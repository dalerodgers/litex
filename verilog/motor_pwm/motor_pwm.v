==> flow/design.v <==
module motor_pwm_phase #(parameter SIZE=16)(
                        iCLK, iENABLE,
                        iPERIOD, iDUTY, iDEADBAND,
                        iCOUNTER,
                        oPAD_P, oPAD_N );
  input iCLK, iENABLE;
  input [SIZE-1:0] iPERIOD, iDUTY, iDEADBAND, iCOUNTER;
  output oPAD_P, oPAD_N;
  reg [SIZE-1:0] A, B, C, D;
  reg pad_p, pad_n;
  initial begin
    pad_p <= 0;
    pad_n <= 1;
    A = -16'd1;
    B = -16'd1;
    C = 0;
    D = 0;
  end
  always @( negedge iCLK or negedge iENABLE )
  begin
    if( !iENABLE ) begin
      pad_p <= 0;
      pad_n <= 1;
      A = -16'd1;
      B = -16'd1;
      C = 0;
      D = 0;
    end else begin
      if( iCOUNTER == 0 ) begin
        A = ( iPERIOD - iDUTY ) >> 1;
        B = A + iDEADBAND;
        C = A + iDUTY;
        D = C + iDEADBAND;
      end
      if( ( iCOUNTER < A ) || ( iCOUNTER > D ) ) begin
        pad_n <= 1;
      end else begin
        pad_n <= 0;
      end
      if( ( iCOUNTER < B ) || ( iCOUNTER > C ) ) begin
        pad_p <= 0;
      end else begin
        pad_p <= 1;
      end
    end
  end
  assign oPAD_P = pad_p;
  assign oPAD_N = pad_n;
endmodule
module motor_pwm #(parameter SIZE=16)(
                    iCLK, iENABLE,
                    iPERIOD, iDEADBAND,
                    iDUTY_A, iDUTY_B, iDUTY_C,
                    oPAD_AP, oPAD_AN,
                    oPAD_BP, oPAD_BN,
                    oPAD_CP, oPAD_CN );
  input iCLK, iENABLE;
  input [SIZE-1:0] iPERIOD, iDEADBAND;
  input [SIZE-1:0] iDUTY_A, iDUTY_B, iDUTY_C;
  output oPAD_AP, oPAD_AN;
  output oPAD_BP, oPAD_BN;
  output oPAD_CP, oPAD_CN;
  reg [SIZE-1:0] counter;
  motor_pwm_phase phaseA ( iCLK, iENABLE,
                           iPERIOD, iDUTY_A, iDEADBAND,
                           counter,
                           oPAD_AP, oPAD_AN );
  motor_pwm_phase phaseB ( iCLK, iENABLE,
                           iPERIOD, iDUTY_B, iDEADBAND,
                           counter,
                           oPAD_BP, oPAD_BN );
  motor_pwm_phase phaseC ( iCLK, iENABLE,
                           iPERIOD, iDUTY_C, iDEADBAND,
                           counter,
                           oPAD_CP, oPAD_CN );
  initial begin
    counter = 0;
  end
  always @( posedge iCLK or negedge iENABLE )
  begin
    if( !iENABLE ) begin
      counter <= 16'hFFFF;
    end else begin
      counter <= counter + 1;
      if( counter >= iPERIOD ) begin
        counter <= 0;
      end
    end
  end
endmodule
# Step by step through the tools: motor_pwm
# What the tools print for motor_pwm, step after step.
# Line numbers count from 1 in the design file above.
# Operators carry their Yosys type and port widths (W data, S select, Z words).
# Cell names lack the library's common part.
# A cell with - has no value.
[inputs]
top_module = "motor_pwm"
clock = "iCLK"
lib = "sky130hd"
corner = "tt_025C_1v80"

# Word-level counts
# Source: Yosys, flattened and elaborated, memories not mapped. Widths are those after wreduce; folded enables and synchronous resets count as part of the registers. Registers that Yosys merges into a memory's read port (data or address) are not register bits. Print and check cells do not count. Equal cells are merged and count once.
[bits]
out_inout_bits = 6
word_cells = 71
reg_bits = 214
[op_classes]
cmp = 13
reduce_and_logical = 7
n_addsub = 13
muxes = 19
[ops]
columns = ["cell", "n"]
rows = [
  ["$mux W16", 13],
  ["$add A15 B16 Y16", 6],
  ["$gt A16 B16 Y1", 6],
  ["$lt A16 B16 Y1", 6],
  ["$add A16 B16 Y16", 3],
  ["$sub A16 B16 Y16", 3],
  ["$add A16 B1 Y16 const B", 1],
  ["$ge A16 B16 Y1", 1],
  ["$logic_not A16 Y1", 1],
  ["$logic_or A1 B1 Y1", 6],
  ["$mux W1", 6],
]

# Longest topological paths
# Depth = most cells in a row (Yosys ltp): at word level without a register or memory, in the mapped netlist without a sequential cell, where the memories' decode and read muxes count.
[depth]
ltp_word = 7
ABC_AREA = 0
mapped_depth = 32
depth_no_buf = 32

# Mapped cells and area
# Source: synth_stat.txt of the flow (Yosys; design flattened, memories mapped). It holds for the ABC_AREA given above (unset counts as 0); a run with the other value may have another netlist.
# The area totals of this step are shown rounded.
[synth_totals]
area_um2 = 21550
mapped_cells = 2347
flip_flops = 214
buffers = 36
[types]
columns = ["cell_type", "n", "type_area_um2"]
rows = [
  ["ha_1", 391, 4.89E+03],
  ["dfstp_2", 115, 3.02E+03],
  ["dfrtn_1", 99, 2.48E+03],
  ["mux2_2", 145, 1.63E+03],
  ["inv_1", 266, 998.458],
  ["xnor2_1", 103, 902.115],
  ["a21oi_1", 159, 795.763],
  ["a21o_1", 93, 698.17],
  ["o21ai_0", 112, 560.538],
  ["mux2i_1", 52, 520.499],
  ["xor2_1", 56, 490.47],
  ["nand2_1", 129, 484.214],
  ["nor2_1", 109, 409.142],
  ["o21a_1", 44, 330.317],
  ["nand4_1", 50, 312.8],
  ["nor2b_1", 39, 243.984],
  ["fa_1", 12, 240.23],
  ["nor3_1", 39, 195.187],
]
# Other cell types: 55; their cells: 334.
# The figures by module come from a second, unflattened synthesis with its own total; it is not the netlist above.
[unflattened]
cells_unflattened = 2386
hier_area_um2 = 22090
# Rows give one instance, submodules left out.
[modules]
columns = ["module", "mod_area_um2", "n_cells", "n_inst", "mod_seq_area_um2"]
rows = [
  ["motor_pwm_phase", 6950, 753, 3, 1693],
  ["motor_pwm", 1240, 127, 1, 420.4],
]

# Flow measurements of motor_pwm on sky130hd: 2 stored runs with different settings, listed in no order. Input and output delays are each 20% of the period that was set; the output load is 0.01 pF.
# Values from the reports are rounded here.

[[run]]
name = "run 1"
[run.settings]
period_ns = 21.5
CORE_UTILIZATION = 54
PLACE_DENSITY_LB_ADDON = 0.11
CORE_ASPECT_RATIO = 0.72
CTS_CLUSTER_SIZE = 39
CTS_CLUSTER_DIAMETER = 386
CAP_MARGIN = 30
MIN_ROUTING_LAYER = "met2"
MAX_ROUTING_LAYER = "met5"
CORE_MARGIN = 2
SLEW_MARGIN = 20
[run.results]
total_negative_slack_ns = 0.000
final_setup_ws_ns = 0.398
die_area_um2 = 41540
hold_worst_slack_ns = 0.432
final_util_frac = 0.607
synthArea_um2 = 21550

[[run]]
name = "run 2"
[run.settings]
period_ns = 11.2
CAP_MARGIN = 20
CORE_MARGIN = 2
CORE_UTILIZATION = 40
SLEW_MARGIN = 20
[run.results]
total_negative_slack_ns = -25.71
final_setup_ws_ns = -1.717
die_area_um2 = 55740
hold_worst_slack_ns = 0.428
final_util_frac = 0.625
synthArea_um2 = 21550
